==> flow/design.v <==
`timescale 1ns / 1ps
module Keyboard_Data(
    input clk,
    input rst,
    input key_data,
    input key_clk,
    output  reg [7:0]keyboard,
    output reg valid,
    output [7:0] keyboard_mem1);
    initial begin
    valid=0;
    keyboard=0;
    end
    reg [1:0] state;
    reg [3:0] count;
    reg [10:0] keyboard_mem=0;
    reg [10:0] keyboard_mem_next=0;
    reg [3:0] count_next;
    reg [4:0] count_release;
    reg stop=0;
    reg [2:0] ps2_clk=3'b111;
    reg done;
    reg valid_next=0 ;
    localparam idle = 2'b00;
    localparam dps = 2'b01;
    localparam load = 2'b10;
      wire falling;
      reg [1:0] state_next=0;
      reg [26:0] timer;
      reg clk1=1;
      reg timer_en;
      assign keyboard_mem1 = keyboard_mem[8:1] ;
      always@(posedge clk) begin
      ps2_clk<={ps2_clk[1:0] , key_clk} ;
      end
      assign falling = ( ps2_clk[2:1] == 2'b10 ) ? 1'b1 : 1'b0 ;
      always@(posedge clk)
      if(rst) begin
      state <= idle;
      keyboard_mem <= 0 ;
      count <=0;
      valid<=0;
      end 
      else begin
      state <= state_next;
      keyboard_mem <= keyboard_mem_next ;
      count <=count_next;
      valid<=valid_next;
      end
   always@(posedge clk) begin
   case(state_next)
    idle: begin   
                done<=0;
                if(falling) begin 
                state_next <=dps ;
                keyboard_mem_next<={key_data , keyboard_mem_next[10:1]}; 
                count_next<= 4'b1001;
                end
           end
    dps: begin  if(falling) begin
                keyboard_mem_next<={key_data , keyboard_mem_next[10:1]};
                if(count==0)
                state_next<=load;
                else
                count_next<=count_next-1;
                end                
         end
    load:begin 
                state_next<=idle;
                done<=1; 
         end                     
   endcase 
   end
    always@(posedge clk) begin
    if((valid==1)&&(falling))    
    valid_next<=0;
    else begin
     if((keyboard_mem[8:1]==8'b11110000)&&(done)) begin
        stop<=1;
     end
     else 
        if((stop==1)&&(done)) begin
        stop<=0;
     end
     else if((done)) begin
            keyboard<=keyboard_mem[8:1];
            valid_next<=1;
            end
            end 
            end
endmodule
# Step by step through the tools: Keyboard_Data
# What the tools print for Keyboard_Data, step after step.
# Lines are those of the file above, counted from 1.
# Library cell names are shortened.
# Not given: n/a
# inputs
top_module	Keyboard_Data
clock_port	clk
lib	sky130hd
corner	tt_025C_1v80

# Word level
# Counts by Yosys on the flattened word-level netlist (proc, flatten, opt, wreduce; memories kept). Register bits leave out memories and registers merged into their read ports (data or address). Print and check cells are left out.
# op_classes
n_logic	3
reduce_logical	16
n_mux	13
eq_ne	9
add_sub_neg	1
# ops
op	count
11-bit two-way mux	2
4-bit AND reduction	3
4-bit two-way mux	3
2-bit != test (second input constant)	4
8-bit == test (second input constant)	1
4-bit case mux with 2-bit select	1
2-bit nonzero test	3
2-bit case mux with 3-bit select	1
2-bit two-way mux	3
2-bit == test (second input constant)	2
2-bit AND reduction	2
4-bit by 1-bit subtractor with 4-bit output (second input constant)	1
4-bit zero test	1
1-bit logical AND	3
1-bit NOT	3
3-bit AND reduction	1
3-bit nonzero test	1
2-bit by 1-bit == test with 1-bit output (second input constant)	1
2-bit by 1-bit != test with 1-bit output (second input constant)	1
2-bit zero test	1
2-bit OR reduction	1
1-bit case mux with 2-bit select	1
1-bit two-way mux	2
# bits
inputBits	4
out_inout_bits	17
regBits	45

# Depth
# Yosys ltp: most cells in a row. Word level: on the elaborated netlist, between registers, memories and ports. Mapped: between sequential cells and ports; inverters and the memories' decode and read muxes count.
# depth
depth_word	5
abc_area	0
depth_mapped	4

# After synthesis
# Source: synth_stat.txt of the flow (Yosys; design flattened, memories mapped). It holds for the ABC_AREA given above (unset counts as 0); a run with the other value may have another netlist.
# types
type	count	type_area_um2
edfxtp_1	26	780.749
dfxtp_1	17	340.326
nor2b_1	12	75.072
ha_1	5	62.56
inv_1	5	18.768
nand2_1	4	15.014
nor2_1	4	15.014
and2_1	2	12.512
nand2b_1	2	12.512
nand4_2	1	12.512
nor2_4	1	11.261
or4_4	1	11.261
nor3_1	2	10.01
o21ba_1	1	10.01
xnor2_1	1	8.758
xor2_1	1	8.758
a211oi_1	1	7.507
a21o_1	1	7.507
# Other cell types: 6; their cells: 6.
# synth_totals
seqArea_um2	1121.1
yosys_area_um2	1456.4
mapped_cells	93
flip_flops	43

# Worst setup path after synthesis
# Source: OpenSTA report_checks on the synthesized netlist (no wires, ideal clock, input and output delay 20% of the period each), path of least setup slack; recovery checks are left aside. Register names are those of the netlist, which keeps one name where synthesis merged equal registers.
# synth_path
path_type	reg-to-reg
start	reg state_next[1]
end	reg keyboard_mem_next[10]
n_path_buf	0
path_delay_ns	1.618
setup_time_ns	0.376
stages	5
clock_period_ns	2.53
setup_slack_ns	0.912
t_arrival_ns	1.242
t_first_pin_ns	0.000
required_time_ns	2.154
period_less_setup_slack_ns	1.618
# "path_delay_ns" = arrival - input delay + setup time.
# "stages": output pins that drive a net of the path, with the launching flip-flop's if there is one; two outputs of one cell count as two.
# "period_less_setup_slack_ns" = period - worst setup slack (recovery checks aside). The figure is calculated, with input and output delays left at 20% of the set period.
# The rows between start and end are the longest chain of elaborated cells between them; the timing report does not say that the signal goes this way. Where chains are equally long, one stands for them.
# Each line given opens the expression or statement behind the cell; cells for indexed reads and writes are added by Yosys, which also makes memories of some case tables.
# A register here has more assigning lines than the two given.
# The path ends at the enable pin of a flip-flop; only ways to that pin are counted.
# synth_via
cell_sequence	edfxtp_1 > inv_1 > ha_1 > nor2_1 > nor2_1
elab_chain_len	4
# synth_lines
item	line_no	text
start, declared	28	reg [1:0] state_next=0;
start, assigned	55	state_next <=dps ;
start, assigned	63	state_next<=load;
2-bit by 1-bit == test with 1-bit output	51	case(state_next)
2-bit OR reduction	n/a
2-bit by 1-bit != test with 1-bit output	n/a
2-bit AND reduction	n/a
end, assigned	56	keyboard_mem_next<={key_data , keyboard_mem_next[10:1]};
end, assigned	61	keyboard_mem_next<={key_data , keyboard_mem_next[10:1]};
end, declared	17	reg [10:0] keyboard_mem_next=0;

# Timing after layout
# From the final timing report of run 1: the path of least setup slack in the routed layout; clock arrival at registers is part of the times.
# layout_path
path_type	reg-to-reg
start	reg keyboard_mem[4]
end	reg keyboard[6]
n_path_buf	0
required_time_ns	1.93
t_first_pin_ns	0.34
setup_time_ns	0.36
clock_period_ns	1.95
setup_slack_ns	0.26
t_arrival_ns	1.67
stages	4
# The rows between start and end are the longest chain of elaborated cells between them; the timing report does not say that the signal goes this way. Where chains are equally long, one stands for them.
# layout_via
cell_sequence	dfxtp_1 > or4_4 > nor2_4 > nor3_1
elab_chain_len	4
# layout_lines
item	line_no	text
start, declared	16	reg [10:0] keyboard_mem=0;
start, assigned	40	keyboard_mem <= 0 ;
start, assigned	46	keyboard_mem <= keyboard_mem_next ;
8-bit == test	78	if((keyboard_mem[8:1]==8'b11110000)&&(done)) begin
1-bit logical AND	78
1-bit NOT	n/a
4-bit AND reduction	n/a
end, assigned	86	keyboard<=keyboard_mem[8:1];
end, declared	7	output  reg [7:0]keyboard,

# Design Keyboard_Data on sky130hd. What follows are 2 stored runs of the flow, each under its own settings; their order means nothing. The constraints put input and output delay at 20% of the set period each and load the outputs with 0.01 pF.
# "critical_path_time_ns": the worst setup path's part of the clock period (all of it between registers, 20% less for each end at a port) less its slack. A launch clock that arrives late makes it longer, a capture clock that arrives late makes it shorter.
# "design_power_uw" rests on the timing tool's default activity at the inputs, not on a simulated workload.
# A setting shown as - is not set for that run.
name,run 1,run 2
period_ns,1.95,2.31
CAP_MARGIN,20,20
CORE_MARGIN,2,5
CORE_UTILIZATION,40,64
SLEW_MARGIN,20,15
PLACE_DENSITY_LB_ADDON,-,0.1
CORE_ASPECT_RATIO,-,1.42
TNS_END_PERCENT,-,50
CTS_CLUSTER_DIAMETER,-,112
stdcell_area_um2,1811.7,1764.2
design_power_uw,2273,1876
worstSetupSlack_ns,0.260,0.505
total_die_area_um2,4139.6,3344.3
critical_path_time_ns,1.69,1.80
worst_setup_path_type,reg-to-reg,reg-to-reg
ys_area_um2,1456.4,1456.4
